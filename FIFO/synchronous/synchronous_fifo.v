==> flow/design.v <==
`timescale 1ns / 1ps
module synchronous_fifo #(parameter integer DATA_WIDTH = 8,
                          parameter integer DEPTH = 4)(clk,reset,wr_en,rd_en,wr_data,rd_data,full,empty);
input wire clk ,reset ;
input wire [DATA_WIDTH-1 :0]wr_data ;
input wire wr_en , rd_en ;
output reg [DATA_WIDTH-1 : 0]rd_data ;
output wire full ,empty ;
reg [DATA_WIDTH-1 : 0]mem[0 : DEPTH-1] ;
localparam integer ADD_WIDTH = $clog2(DEPTH) ;
reg [ADD_WIDTH-1 : 0]rd_ptr ,wr_ptr ;
reg [ADD_WIDTH : 0 ]count ;
always @(posedge clk or posedge reset)begin
  if(reset)begin
    wr_ptr <= 0 ;
  end
  else begin
    if(wr_en && !full)begin
       mem[wr_ptr] <= wr_data ;
       wr_ptr <= wr_ptr + 1 ;
    end
  end
end
always @(posedge clk or posedge reset)begin
  if(reset)begin
    rd_ptr <= 0 ;
    rd_data <= 0 ;
  end
  else begin
    if(rd_en && !empty)begin
      rd_data <= mem[rd_ptr] ;
       rd_ptr <= rd_ptr + 1 ;
    end
  end
end
always @(posedge clk or posedge reset)begin
   if(reset)begin
     count <= 0 ;
   end
   else if((wr_en && !full ) && !(rd_en && !empty))begin
      count <= count + 1 ;
   end
   else if((rd_en && !empty) && !(wr_en && !full))begin
      count <= count - 1 ;
   end
   else 
     count <= count ;
end
assign full = (count == DEPTH);
assign empty = (count == 0);
endmodule
Reports on synchronous_fifo. What the tools print for synchronous_fifo, step after step. Lines are those of the file above, counted from 1. Cell names lack the library's common part. The mark - stands for no value.

Top module: synchronous_fifo. Clock: clk. Library: sky130hd. Corner: tt_025C_1v80.

Elaborated design. Yosys after proc, flatten, opt, wreduce and memory -nomap, before mapping. Print and check cells are not counted. Equal cells are merged and count once.

Bits in registers: 47. Output and inout bits: 10.

Add/subtract/negate cells: 4. Equality and inequality tests: 7. For multiplexer cells the number is 3. Bitwise gates (word level): 1. The figure for reductions and logical operators is 16.

Operators with widths (count): 8-bit case mux with 4-bit select (1); 3-bit AND reduction (4); 2-bit == test (second input constant) (4); 3-bit 2-to-1 mux (2); 1-bit logical AND (4); 1-bit zero test (4); 2-bit by 1-bit adder with 2-bit output (second input constant) (2); 2-bit by 1-bit == test with 1-bit output (second input constant) (2); 2-bit zero test (2); 3-bit by 1-bit adder with 3-bit output (second input constant) (1); 3-bit by 1-bit subtractor with 3-bit output (second input constant) (1); 3-bit == test (second input constant) (1); 3-bit zero test (1); 2-bit nonzero test (1); 1-bit NOT (1).

Depth. Longest topological path by Yosys (ltp), each cell counted once; first at word level (registers and memories cut), then after technology mapping (sequential cells cut; the memories' decode and read muxes count).

Depth after elaboration: 7. For ABC_AREA the number is 1. Gate-level depth with buffers: 12.

Mapped cells and area. Source: synth_stat.txt of the flow (Yosys; design flattened, memories mapped). It holds for the ABC_AREA given above (unset counts as 0); a run with the other value may have another netlist. The area totals of this step are shown rounded.

Cell types: edfxtp_1 (count 32, area in all 960.922 um^2); dfrtp_1 (count 15, area in all 375.36 um^2); nand2_1 (count 59, area in all 221.462 um^2); ha_1 (count 9, area in all 112.608 um^2); inv_1 (count 22, area in all 82.579 um^2); nand2_2 (count 12, area in all 75.072 um^2); o21ai_2 (count 8, area in all 70.067 um^2); nand3_1 (count 10, area in all 50.048 um^2); nor2_2 (count 5, area in all 31.28 um^2); nor2_1 (count 8, area in all 30.029 um^2); nand2_4 (count 2, area in all 22.522 um^2); buf_12 (count 1, area in all 20.019 um^2); buf_2 (count 4, area in all 20.019 um^2); fa_1 (count 1, area in all 20.019 um^2); xor2_1 (count 2, area in all 17.517 um^2); clkbuf_8 (count 1, area in all 13.763 um^2); buf_6 (count 1, area in all 11.261 um^2); inv_2 (count 3, area in all 11.261 um^2).

Other cell types: 2; their cells: 2.

Mapped cells: 197. The figure for mapped area is 2160 um^2. Mapped flip-flops: 47. The entry for buffer cells reads 7.

Timing after synthesis. OpenSTA on the mapped netlist: ideal clock, no wires. The path of least setup slack (recovery checks aside). Input and output delay are each 20% of the period. Register names are those of the netlist, which keeps one name where synthesis merged equal registers.

Path type: in2reg. Start: input rd_en. End: register count[2]. For period the number is 2530 ps. Under setup time stands 117 ps. For launch time at the first pin the number is 506 ps. Arrival: 1658 ps. The entry for data required time reads 2413 ps. Setup slack: 755 ps. Path delay: 1269 ps. The entry for stages on the path reads 10. For path buffers the number is 2. The figure for period reached after synthesis is 1775 ps.

"path delay" is the arrival time less input delay plus setup time. "stages on the path" counts driving pins, that of a launching flip-flop among them; a cell with two outputs on the path counts twice. "period reached after synthesis" = period - worst setup slack (recovery checks aside). The figure is calculated, with input and output delays left at 20% of the set period. The rows between start and end are the longest chain of elaborated cells between them; the timing report does not say that the signal goes this way. Where chains are equally long, one stands for them. A line is the first line of the expression or statement that the cell stems from. Yosys adds cells for indexed reads and writes and turns some case tables into memories. A register here has more assigning lines than the two given.

Cells stage by stage: clkbuf_8 -> nand2_4 -> buf_12 -> ha_1 -> inv_1 -> fa_1 -> nand2_1 -> nand3_1 -> nand2_1 -> nand2_1. The figure for length of the longest elaborated chain is 4. Elaborated cells on any way between the ends: 7. Those cells by class: mux (2); reduce/logical (5).

Ends and longest elaborated chain, after synthesis: start, declared (RTL line 6) `input wire wr_en , rd_en ;`; 1-bit logical AND x2 (RTL line 43) `else if((rd_en && !empty) && !(wr_en && !full))begin`; 3-bit 2-to-1 mux (RTL line 43); 3-bit 2-to-1 mux (RTL line 40) `else if((wr_en && !full ) && !(rd_en && !empty))begin`; end, assigned (RTL line 41) `count <= count + 1 ;`; end, assigned (RTL line 44) `count <= count - 1 ;`; end, declared (RTL line 12) `reg [ADD_WIDTH : 0 ]count ;`.

Worst path after layout. Path of least setup slack in the final report of flow run A (OpenROAD, finished layout, wires in). Where an end is a register, its clock arrival counts in the times. The report prints the path's times to 10 ps; the period is as set.

Path type: reg2reg. Start: register count[0]. End: register count[2]. For period the number is 1460 ps. Under setup time stands 100 ps. For launch time at the first pin the number is 310 ps. Arrival: 1890 ps. The entry for data required time reads 1670 ps. Setup slack: -230 ps. The entry for stages on the path reads 11. For path buffers the number is 0.

The rows between start and end are the longest chain of elaborated cells between them; the timing report does not say that the signal goes this way. Where chains are equally long, one stands for them. A register here has more assigning lines than the two given.

Cells stage by stage: dfrtp_1 -> nor2_2 -> nand2_2 -> nand2_4 -> ha_4 -> inv_2 -> fa_2 -> nand2_1 -> nand3_1 -> nand2_1 -> nand2_1. The figure for length of the longest elaborated chain is 7. Elaborated cells on any way between the ends: 15. Those cells by class: add/sub (2); eq/ne (1); mux (2); reduce/logical (10).

Ends and longest elaborated chain, after layout: start, declared (RTL line 12) `reg [ADD_WIDTH : 0 ]count ;`; start, assigned (RTL line 41) `count <= count + 1 ;`; start, assigned (RTL line 44) `count <= count - 1 ;`; 3-bit == test (RTL line 49) `assign full = (count == DEPTH);`; 1-bit zero test (RTL line 43) `else if((rd_en && !empty) && !(wr_en && !full))begin`; 1-bit logical AND (RTL line 43); 1-bit zero test (RTL line 43); 1-bit logical AND (RTL line 43); 3-bit 2-to-1 mux (RTL line 43); 3-bit 2-to-1 mux (RTL line 40) `else if((wr_en && !full ) && !(rd_en && !empty))begin`; end, assigned (RTL line 41); end, assigned (RTL line 44); end, declared (RTL line 12).

Memo
Re: implementation data of synchronous_fifo

2 stored runs of synchronous_fifo in the flow (synthesis by Yosys, layout by OpenROAD, sky130hd cells), in arbitrary order. Constraints: input delay and output delay 20% of the set period each, output load 0.01 pF. "achieved period" is the run's clock period less its worst setup slack. It is reckoned from that one timing run; input and output delays stay at 20% of the period that was set. "allowed time less slack (worst setup path)" is the time allowed to the run's worst setup path (the clock period less input and output delay, where it has them) less its slack. Clock arrival times count: a late capture clock shortens it, a late launch clock lengthens it. "power": no workload was simulated; the value follows from the tool's default switching activity. "allowed time less slack (worst setup path)" is known to 10 ps. The results are shown rounded.

Files of flow run A:
==> flow/run.sh <==
#!/bin/bash
# the make line also repeats the synthesis and layout settings of config.mk as NAME=value (left out here)
make -C /OpenROAD-flow-scripts/flow DESIGN_CONFIG=/design/flow/config.mk WORK_HOME=/design/flow/orfs CLKGATE_MAP_FILE= finish
==> flow/config.mk <==
export PLATFORM = sky130hd
export DESIGN_NAME = synchronous_fifo
export DESIGN_NICKNAME = synchronous_fifo
export VERILOG_FILES = /design/flow/design.v
export SDC_FILE = /design/flow/constraint.sdc
export NUM_CORES = 4
export LEC_CHECK = 0
export ABC_AREA = 1
export CAP_MARGIN = 10
export CELL_PAD_IN_SITES_DETAIL_PLACEMENT = 2
export CORE_MARGIN = 2
export CORE_UTILIZATION = 35
export CTS_CLUSTER_SIZE = 95
export MAX_ROUTING_LAYER = met4
export MIN_ROUTING_LAYER = met1
export PLACE_DENSITY_LB_ADDON = 0.13
export SLEW_MARGIN = 20
export TNS_END_PERCENT = 45
==> flow/constraint.sdc <==
create_clock -name core_clock -period 1.46 [get_ports {clk}]
set_input_delay 0.2920 -clock core_clock [delete_from_list [all_inputs] [get_ports {clk}]]
set_output_delay 0.2920 -clock core_clock [all_outputs]
set_load 0.01 [all_outputs]

Results of flow run A. The synthesis area stands at 2,160 um^2. The total negative slack on setup checks reads -2,050 ps. The power comes to 5,490 µW. The area inside the die boundary comes to 6,820 um^2. For the allowed time less slack (worst setup path) the run shows 1,690 ps. Worst setup path type: reg2reg. The final utilization reads 47.4 %. The measured standard-cell area of the final layout is 2,820 um^2. For the setup slack of the worst path the run shows -226 ps. The achieved period is 1,686 ps.

Files of flow run B:
==> flow/run.sh <==
#!/bin/bash
# the make line also repeats the synthesis and layout settings of config.mk as NAME=value (left out here)
make -C /OpenROAD-flow-scripts/flow DESIGN_CONFIG=/design/flow/config.mk WORK_HOME=/design/flow/orfs CLKGATE_MAP_FILE= finish
==> flow/config.mk <==
export PLATFORM = sky130hd
export DESIGN_NAME = synchronous_fifo
export DESIGN_NICKNAME = synchronous_fifo
export VERILOG_FILES = /design/flow/design.v
export SDC_FILE = /design/flow/constraint.sdc
export NUM_CORES = 4
export LEC_CHECK = 0
export CAP_MARGIN = 20
export CELL_PAD_IN_SITES_GLOBAL_PLACEMENT = 2
export CORE_MARGIN = 8
export CORE_UTILIZATION = 30
export GPL_ROUTABILITY_DRIVEN = 0
export GPL_TIMING_DRIVEN = 0
export PLACE_DENSITY_LB_ADDON = 0.1
export SETUP_SLACK_MARGIN = 0.32
export SLEW_MARGIN = 20
==> flow/constraint.sdc <==
create_clock -name core_clock -period 2.17 [get_ports {clk}]
set_input_delay 0.4340 -clock core_clock [delete_from_list [all_inputs] [get_ports {clk}]]
set_output_delay 0.4340 -clock core_clock [all_outputs]
set_load 0.01 [all_outputs]

Results of flow run B. The synthesis area stands at 1,960 um^2. The total negative slack on setup checks reads 0 ps. The power comes to 3,120 µW. The area inside the die boundary comes to 9,360 um^2. For the allowed time less slack (worst setup path) the run shows 1,900 ps. Worst setup path type: reg2reg. The final utilization reads 39.2 %. The measured standard-cell area of the final layout is 2,480 um^2. For the setup slack of the worst path the run shows 270 ps. The achieved period is 1,900 ps.
