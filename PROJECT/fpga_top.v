==> flow/design.v <==
`timescale 1ns / 1ps
module alu #(parameter integer WIDTH = 8)(a,b,alu_sel,result,           
                                          carry,zero,overflow,
                                          remainder,quotient,
                                          div_by_zero );     
input wire [WIDTH-1 : 0]a,b ;
input wire [3 : 0 ]alu_sel ;
output reg [WIDTH-1 : 0]result ;
output reg [WIDTH-1 : 0]remainder ;
output reg [WIDTH-1 : 0]quotient ;
output reg div_by_zero ;
output reg carry,overflow ;
output wire zero ;
reg [WIDTH : 0 ]temp_storage ;
localparam integer MULTIPLE_TEMP_WIDTH = 2 * WIDTH ;
reg [MULTIPLE_TEMP_WIDTH-1 : 0]temp_multiple_storage ;
always @(*)begin
  result = 0 ;
  carry = 0 ;
  overflow = 0 ;
  temp_storage = 0 ;
  remainder = 0 ;
  quotient = 0 ;
  div_by_zero = 0;
  temp_multiple_storage = 0 ;
  case(alu_sel)
    4'b0000 : begin  
             temp_storage = a+b ;
             result = temp_storage[WIDTH-1 : 0] ;
             carry = temp_storage[WIDTH] ;
             overflow = carry ;
             end
    4'b0001 : begin  
             temp_storage = a-b ;
             result = temp_storage[WIDTH-1 : 0]; 
             carry = temp_storage[WIDTH] ;
             overflow = ~carry ;
             end
    4'b0010 : begin  
             temp_multiple_storage = a*b ;
             result = temp_multiple_storage[WIDTH-1 : 0] ;
             overflow = | temp_multiple_storage[MULTIPLE_TEMP_WIDTH-1 : WIDTH];
             end
    4'b0011 : begin  
             if (b == 0) begin
               div_by_zero = 1;
             end
             else begin
               quotient  = a / b ;
               remainder = a % b ;
             end
             end
    4'b0100 : result = a & b ;  
    4'b0101 : result = a | b ;  
    4'b0110 : result = a ^ b ;  
    4'b0111 : result = ~a ;  
    4'b1000 : result = a << 1 ;  
    4'b1001 : result = a >> 1 ;  
    default : result = 0 ;
  endcase
end
assign zero = (result == 0 ) ;
endmodule
`timescale 1ns / 1ps
module baud_rate_gen #(parameter integer BAUD_RATE = 9600 ,
                      parameter integer CLK_FREQ = 50_000_000)(clk,reset,baud_tick);
input wire clk ,reset ;
output reg baud_tick ;
localparam integer BAUD_COUNT = (CLK_FREQ / (BAUD_RATE));
reg [$clog2(BAUD_COUNT) - 1 : 0 ]baud_cntr ;
always @(posedge clk or posedge reset)begin
   if(reset) begin
     baud_cntr  <= 1'b0 ;
     baud_tick <= 1'b0 ;
   end 
   else if(baud_cntr == BAUD_COUNT - 1)begin
     baud_cntr <= 1'b0 ;
     baud_tick <= 1'b1 ;
   end
   else begin
    baud_tick <= 1'b0 ;
    baud_cntr <= baud_cntr + 1 ;
   end
end
endmodule
`timescale 1ns / 1ps
module digit_lock(
    input clk,
    input reset,
    input [7:0] rx_data,
    input rx_done,
    output reg auth
);
reg [1:0]  count;
reg [31:0] entered;
always @(posedge clk or posedge reset) begin
    if (reset) begin
        auth    <= 0;
        count   <= 0;
        entered <= 0;
    end
    else if (rx_done && auth == 0) begin
        entered <= {entered[23:0], rx_data};
        count   <= count + 1;
        if (count == 3) begin
            if ({entered[23:0], rx_data} == "1416")
                auth <= 1;
            count <= 0;
        end
    end
end
endmodule
`timescale 1ns / 1ps
module fpga_top(clk_50mhz,reset_btn,uart_rx,uart_tx,led);
input  wire clk_50mhz ;
input  wire reset_btn ;
input  wire uart_rx   ;
output wire uart_tx   ;  
output wire [3:0] led ;
wire auth;
wire tx_busy;
top_module_project uut (
    .clk(clk_50mhz),
    .reset(reset_btn),
    .rx_in(uart_rx),
    .tx_out(uart_tx),
    .auth_out(auth),
    .tx_busy_out(tx_busy));
assign led[0] = auth;         
assign led[1] = tx_busy;      
assign led[2] = ~reset_btn;   
assign led[3] = uart_rx;      
endmodule
`timescale 1ns / 1ps
module top_module_project(clk, reset,rx_in, tx_out,auth_out,tx_busy_out);
input  wire clk         ;
input  wire reset       ;
input  wire rx_in       ;
output wire tx_out      ;
output wire auth_out    ;     
output wire tx_busy_out ;
    wire [7:0] rx_data;
    wire rx_valid;
    wire parity_error;
    wire auth;
    reg  [7:0] alu_a, alu_b;
    reg  [3:0] alu_sel;
    wire [7:0] alu_result;
    wire carry, zero, overflow;
    wire [7:0] remainder, quotient;
    wire div_by_zero;
    reg  [7:0] tx_data;
    reg  tx_start;
    wire tx_busy;
    reg [2:0] state;
localparam WAIT_PASS = 3'd0,
           GET_A     = 3'd1,
           GET_B     = 3'd2,
           GET_OP    = 3'd3,
           SEND_RES  = 3'd4;
    uart_rx uart_rx_inst (
        .clk(clk),
        .reset(reset),
        .rx_in(rx_in),
        .rx_data(rx_data),
        .rx_valid(rx_valid),
        .parity_error(parity_error)
    );
    digit_lock lock_inst (
        .clk(clk),
        .reset(reset),
        .rx_data(rx_data),
        .rx_done(rx_valid),
        .auth(auth)
    );
    alu alu_inst (
        .a(alu_a),
        .b(alu_b),
        .alu_sel(alu_sel),
        .result(alu_result),
        .carry(carry),
        .zero(zero),
        .overflow(overflow),
        .remainder(remainder),
        .quotient(quotient),
        .div_by_zero(div_by_zero)
    );
    uart_tx uart_tx_inst (
        .clk(clk),
        .reset(reset),
        .tx_data(tx_data),
        .tx_start(tx_start),
        .tx_out(tx_out),
        .tx_busy(tx_busy)
    );
    always @(posedge clk or posedge reset) begin
        if (reset) begin
            state <= WAIT_PASS;
            alu_a <= 0;
            alu_b <= 0;
            alu_sel <= 0;
            tx_data <= 0;
            tx_start <= 0;
        end else begin
            tx_start <= 0;  
            case (state)
                WAIT_PASS: begin
                    if (auth)
                        state <= GET_A;
                end
                GET_A: begin
                    if (rx_valid) begin
                        alu_a <= rx_data;
                        state <= GET_B;
                    end
                end
                GET_B: begin
                    if (rx_valid) begin
                        alu_b <= rx_data;
                        state <= GET_OP;
                    end
                end
                GET_OP: begin
                    if (rx_valid) begin
                        alu_sel <= rx_data[3:0];
                        state <= SEND_RES;
                    end
                end
                SEND_RES: begin
                    if (!tx_busy) begin
                        tx_data <= alu_result;
                        tx_start <= 1;
                        state <= GET_A;   
                    end
                end
            endcase
        end
    end
    assign auth_out    = auth;
    assign tx_busy_out = tx_busy;
endmodule
`timescale 1ns / 1ps
module uart_rx #(parameter integer DATA = 8)(clk,reset,rx_in,rx_data,rx_valid,parity_error);
input wire clk ,reset , rx_in ;
output reg [DATA-1 : 0]rx_data ;
output reg rx_valid ,parity_error ;
wire baud_tick ;
baud_rate_gen tick_generator(.clk(clk), .reset(reset), .baud_tick(baud_tick));
reg [$clog2(DATA) : 0]bit_cnt ;
reg [DATA-1 : 0]shift_register ;
reg [2:0]state ;
reg parity_check ;
localparam integer IDLE = 3'b000 ,
                   START = 3'b001 ,
                   DATA_STATE = 3'b010 ,
                   PARITY_STATE = 3'b100 ,
                   STOP = 3'b101 ;
always @(posedge clk or posedge reset)
begin
     if(reset)begin
        state <= IDLE ;
        parity_error <= 1'b0 ;
        rx_valid <= 1'b0 ;
        bit_cnt <= 0 ;
        shift_register <= 0 ;
     end
     else begin 
          rx_valid <= 1'b0 ;
          case(state)
            IDLE : begin
                     if(rx_in == 1'b0) 
                          state <= START ;
                   end   
            START : begin 
                      if(baud_tick)begin
                        if(rx_in == 1'b0)begin
                           bit_cnt <= 1'b0 ;
                           parity_check <= 1'b0 ;
                           parity_error <= 1'b0 ;
                           state <= DATA_STATE ;
                        end
                        else 
                           state <= IDLE ;
                      end                    
                    end
            DATA_STATE : begin
                           if(baud_tick)begin
                             shift_register <= {rx_in,shift_register[DATA-1 : 1]} ;
                             parity_check <= parity_check ^ rx_in ;
                             if(bit_cnt == DATA-1)begin
                                bit_cnt <= 0 ;
                                state <= PARITY_STATE ;
                             end
                             else begin
                                bit_cnt <= bit_cnt + 1 ;
                             end
                           end
                         end
            PARITY_STATE : begin
                            if(baud_tick)begin
                            state <= STOP ;
                              if(parity_check != rx_in)
                                parity_error <= 1'b1 ;
                            end
                          end 
            STOP : begin
                     if(baud_tick)begin
                       if(rx_in == 1)begin
                          rx_data <= shift_register ;
                          rx_valid <= 1'b1 ;
                       end 
                       state <= IDLE ;
                     end  
                   end       
          endcase
     end
end
endmodule
`timescale 1ns / 1ps
module uart_tx #(parameter integer DATA = 8)(clk,reset,tx_data,tx_start,tx_out,tx_busy);
input wire clk ,reset,tx_start ;
input wire [DATA - 1 : 0 ]tx_data ;
output reg tx_out ,tx_busy ;
wire baud_tick  ;
reg parity_bit ;
reg [$clog2(DATA) : 0 ]bit_cnt  ;
reg [DATA-1:0]shift_register ;
reg [2:0]state    ;
baud_rate_gen tick_generator(.clk(clk), .reset(reset), .baud_tick(baud_tick));
localparam IDLE  =  3'b000  ,
           START =  3'b001  ,
           DATA_STATE  =  3'b010 ,
           PARITY_STATE = 3'b011 ,
           STOP  =  3'b100  ;
always @(posedge clk or posedge reset)
begin
     if(reset)begin
       state <= IDLE   ;
       tx_busy <= 1'b0 ;
       tx_out <= 1'b1  ;
       bit_cnt <= 0    ;
       shift_register <= 0;  
       parity_bit <= 0;  
     end
     else  begin
     if(baud_tick)begin
       case(state)
         IDLE : begin
                tx_out <= 1'b1  ;
                tx_busy <= 1'b0 ;
                if(tx_start) begin
                  tx_busy <= 1'b1 ;
                  shift_register <= tx_data ;
                  parity_bit <= ^tx_data ;
                  bit_cnt <= 0   ;
                  state <= START ;
                end
                end
         START : begin
                   tx_out  <= 1'b0 ;
                   state   <=  DATA_STATE ;
                 end       
        DATA_STATE : begin
                       tx_out <= shift_register[0] ;
                       shift_register <= shift_register >> 1 ;
                       if(bit_cnt == DATA - 1)begin
                         state   <= PARITY_STATE ;
                         bit_cnt <= 1'b0 ;
                       end
                       else begin
                        bit_cnt <= bit_cnt + 1 ;
                       end
                     end
        PARITY_STATE : begin
                       tx_out <= parity_bit ;
                       state  <= STOP ;
                       end
        STOP : begin
                tx_out <= 1'b1  ;
                tx_busy <= 1'b1 ;
                state <= IDLE   ;
               end
       endcase
     end
     end
end
endmodule
=== Tool chain data of fpga_top ===
The steps from the RTL of fpga_top to its reports follow in flow order.
Lines are those of the file above, counted from 1.
Library cell names are shortened.
Not given: -

* Design top: fpga_top
* Clock: clk_50mhz
* Standard-cell library: sky130hd
* Corner: tt_025C_1v80

=== Word-level counts ===
Counts by Yosys on the flattened word-level netlist (proc, flatten, opt, wreduce; memories kept). Register bits leave out memories and registers merged into their read ports (data or address). Print and check cells are left out.

* Register bits: 129
* Latch bits: 0
* Bits in writable memories: 0
* ROM bits: 0
* Word width x clocked read ports: 0
* Memory cells: 0
* Cells after elaboration: 149

* Add/sub/neg operators: 7
* Multiply operators: 1
* Div/mod/pow operators: 0
* $lt $le $gt $ge: 0
* Eq/ne operators: 40
* Shift operators: 0
* Mux-type cells: 41
* Bitwise operators: 7
* Reduce/logical cells: 29

{| class="wikitable"
|+ Operator list
! operator !! number
|-
| parallel mux 8 bit (select 9 bit) || 1
|-
| multiplier 8 x 8 -> 8 bit || 1
|-
| parallel mux 3 bit (select 5 bit) || 3
|-
| two-way mux 3 bit || 13
|-
| equality test 32 x 30 -> 1 bit (second input constant) || 1
|-
| adder 13 x 1 -> 13 bit (second input constant) || 2
|-
| equality test 13 bit (second input constant) || 2
|-
| two-way mux 13 bit || 2
|-
| equality test 4 x 3 -> 1 bit (second input constant) || 6
|-
| two-way mux 4 bit || 6
|-
| != test 2 bit (second input constant) || 9
|-
| parallel mux 8 bit (select 2 bit) || 1
|-
| parallel mux 4 bit (select 2 bit) || 2
|-
| equality test 3 x 2 -> 1 bit (second input constant) || 5
|-
| nonzero test 5 bit || 3
|-
| AND reduction 2 bit || 7
|-
| equality test 3 bit (second input constant) || 4
|-
| AND reduction 4 bit || 3
|-
| != test 2 x 1 -> 1 bit (second input constant) || 5
|-
| equality test 3 x 1 -> 1 bit (second input constant) || 3
|-
| logical NOT 3 bit || 3
|-
| AND reduction 3 bit || 3
|-
| adder 4 x 1 -> 4 bit (second input constant) || 2
|-
| equality test 4 bit (second input constant) || 2
|-
| adder 8 bit || 1
|-
| subtractor 8 bit || 1
|-
| bitwise AND 8 bit || 1
|-
| bitwise OR 8 bit || 1
|}

Other operator kinds: 20; their cells: 32.

=== Longest topological paths ===
Yosys ltp: most cells in a row. Word level: on the elaborated netlist, between registers, memories and ports. Mapped: between sequential cells and ports; inverters and the memories' decode and read muxes count.

* Depth in word-level cells: 4
* ABC_AREA: 0
* Mapped depth: 16

=== After synthesis ===
The flow's flattened synthesis, as Yosys stat reports it; memories are mapped. The netlist is that of the ABC_AREA named above (0 if unset); the other value can give another one.

{| class="wikitable"
|+ Cells by type
! type !! number !! total area (µm²)
|-
| dfrtp_1 || 123 || 3.08E+03
|-
| mux2_2 || 61 || 686.909
|-
| ha_1 || 45 || 563.04
|-
| xnor2_1 || 36 || 315.302
|-
| nand2_1 || 72 || 270.259
|-
| fa_1 || 13 || 260.25
|-
| edfxtp_1 || 8 || 240.23
|-
| inv_1 || 59 || 221.462
|-
| nor2_1 || 49 || 183.926
|-
| xor2_1 || 20 || 175.168
|-
| o21ai_0 || 29 || 145.139
|-
| mux2i_1 || 11 || 110.106
|-
| nand3_1 || 22 || 110.106
|-
| dfstp_2 || 4 || 105.101
|-
| a21oi_1 || 19 || 95.091
|-
| a22o_1 || 7 || 61.309
|-
| a21o_1 || 7 || 52.55
|-
| buf_4 || 7 || 52.55
|}

Not listed: further types 45, cells in them 122.

* Cell count: 714
* Chip area (Yosys): 0.0076211 mm²
* Flip-flops: 135
* Buffers: 29

By module: a second synthesis without flattening, with its own total; a netlist apart from the flattened one above.

* Cells (unflattened synthesis): 1173
* Area total of the unflattened synthesis: 0.011237 mm²

Rows give one instance, submodules left out.

{| class="wikitable"
|+ Modules
! module !! instances !! cells !! area (mm²) !! seq. area (mm²)
|-
| alu || 1 || 721 || 0.0053777 || 0
|-
| baud_rate_gen || 2 || 59 || 0.0006594 || 0.0003503
|-
| top_module_project || 1 || 77 || 0.0012462 || 0.0008521
|-
| digit_lock || 1 || 73 || 0.0011373 || 0.0006756
|-
| uart_rx || 1 || 80 || 0.0011073 || 0.000747
|-
| uart_tx || 1 || 100 || 0.0010235 || 0.000503
|-
| fpga_top || 1 || 4 || 0.0000263 || 0
|}

=== Path before layout ===
Source: OpenSTA report_checks on the synthesized netlist (no wires, ideal clock, input and output delay 20% of the period each), path of least setup slack; recovery checks are left aside. Register names are those of the netlist, which keeps one name where synthesis merged equal registers.

* Kind: input -> output
* Start point: input port reset_btn
* End point: output port led[2]
* Clock period: 4760 ps
* External input delay: 952 ps
* External output delay: 952 ps
* Arrival: 3625 ps
* Data required time: 3808 ps
* Path slack: 183 ps
* Delay of the path: 2673 ps
* Stages: 1
* Path buffers: 0
* Synthesis period reached: 4577 ps

"delay of the path" = arrival - input delay + setup time.
At an output port there is no setup time.
"stages" counts driving pins, that of a launching flip-flop among them; a cell with two outputs on the path counts twice.
"synthesis period reached" = period - worst setup slack (recovery checks aside). The figure is calculated, with input and output delays left at 20% of the set period.
The rows between start and end are the longest chain of elaborated cells between them; the timing report does not say that the signal goes this way. Where chains are equally long, one stands for them.
A line is the first line of the expression or statement that the cell stems from. Yosys adds cells for indexed reads and writes and turns some case tables into memories.

* Cell sequence: inv_1
* Cells in the longest elaborated chain: 1

{| class="wikitable"
|+ RTL lines, path after synthesis
! element !! line !! RTL
|-
| from (decl) || 116 || <nowiki>input  wire reset_btn ;</nowiki>
|-
| NOT 1 bit || 131 || <nowiki>assign led[2] = ~reset_btn;</nowiki>
|-
| to (decl) || 119 || <nowiki>output wire [3:0] led ;</nowiki>
|}

=== Timing after layout ===
Path of least setup slack in the final report of stored run 1 (OpenROAD, finished layout, wires in). Where an end is a register, its clock arrival counts in the times.
The path's times are printed in steps of 10 ps; the period is the one set.

* Kind: register -> register
* Start point: register uut.alu_a[1]
* End point: register uut.tx_data[7]
* Clock period: 4540 ps
* Setup time: 140 ps
* Arrival: 4510 ps
* Data required time: 4830 ps
* Path slack: 320 ps
* Stages: 15
* Path buffers: 0

The rows between start and end are the longest chain of elaborated cells between them; the timing report does not say that the signal goes this way. Where chains are equally long, one stands for them.

* Cell sequence: dfrtp_1 -> nand2_1 -> fa_1 -> fa_1 -> inv_1 -> fa_1 -> inv_1 -> fa_1 -> inv_1 -> ha_1 -> a21oi_1 -> xnor2_2 -> xnor2_1 -> a221oi_1 -> a21oi_1
* Cells in the longest elaborated chain: 2

{| class="wikitable"
|+ RTL lines, path after layout
! element !! line !! RTL
|-
| from (decl) || 146 || <nowiki>reg  [7:0] alu_a, alu_b;</nowiki>
|-
| from (assign) || 199 || <nowiki>alu_a <= 0;</nowiki>
|-
| from (assign) || 213 || <nowiki>alu_a <= rx_data;</nowiki>
|-
| multiplier 8 x 8 -> 8 bit || 40 || <nowiki>temp_multiple_storage = a*b ;</nowiki>
|-
| parallel mux 8 bit (select 9 bit) || 26 || <nowiki>case(alu_sel)</nowiki>
|-
| to (assign) || 202 || <nowiki>tx_data <= 0;</nowiki>
|-
| to (assign) || 231 || <nowiki>tx_data <= alu_result;</nowiki>
|-
| to (decl) || 152 || <nowiki>reg  [7:0] tx_data;</nowiki>
|}

Stored flow runs of fpga_top (2 of them; Yosys, OpenROAD, sky130hd). They differ in their settings and are not a sequence. Constraints: input delay and output delay 20% of the set period each, output load 0.01 pF.
"time on the worst setup path" is the time allowed to the run's worst setup path (the clock period less input and output delay, where it has them) less its slack. Clock arrival times count: a late capture clock shortens it, a late launch clock lengthens it.
"power": no workload was simulated; the value follows from the tool's default switching activity.
"time on the worst setup path" is given in steps of 10 ps.

=== Stored run 1 ===
{| class="wikitable"
! Setting !! Value
|-
| period_ns || 4.54
|-
| SETUP_SLACK_MARGIN || 0.08
|-
| CAP_MARGIN || 20
|-
| CORE_MARGIN || 2
|-
| CORE_UTILIZATION || 40
|-
| SLEW_MARGIN || 20
|-
! Result !! Value
|-
| Time on the worst setup path || 4220 ps
|-
| Worst setup path type || register -> register
|-
| Die size || 0.0201725 mm²
|-
| Yosys chip area after synthesis || 0.0076211 mm²
|-
| Standard-cell area after layout || 0.0085332 mm²
|-
| Worst-case hold slack || 448 ps
|-
| Worst setup slack after layout || 316 ps
|-
| Power || 0.002612 W
|}

=== Stored run 2 ===
{| class="wikitable"
! Setting !! Value
|-
| period_ns || 6.1
|-
| CORE_UTILIZATION || 43
|-
| CORE_ASPECT_RATIO || 0.59
|-
| CELL_PAD_IN_SITES_DETAIL_PLACEMENT || 2
|-
| TNS_END_PERCENT || 100
|-
| ABC_AREA || 1
|-
| GPL_ROUTABILITY_DRIVEN || 1
|-
| CTS_CLUSTER_DIAMETER || 94
|-
| SLEW_MARGIN || 35
|-
| MAX_ROUTING_LAYER || met5
|-
| CAP_MARGIN || 20
|-
| CORE_MARGIN || 2
|-
! Result !! Value
|-
| Yosys chip area after synthesis || 0.0077687 mm²
|-
| Standard-cell area after layout || 0.0085982 mm²
|-
| Power || 0.002025 W
|-
| Worst-case hold slack || 455 ps
|-
| Die size || 0.0191958 mm²
|-
| Time on the worst setup path || 4390 ps
|-
| Worst setup path type || register -> register
|-
| Worst setup slack after layout || 1712 ps
|}
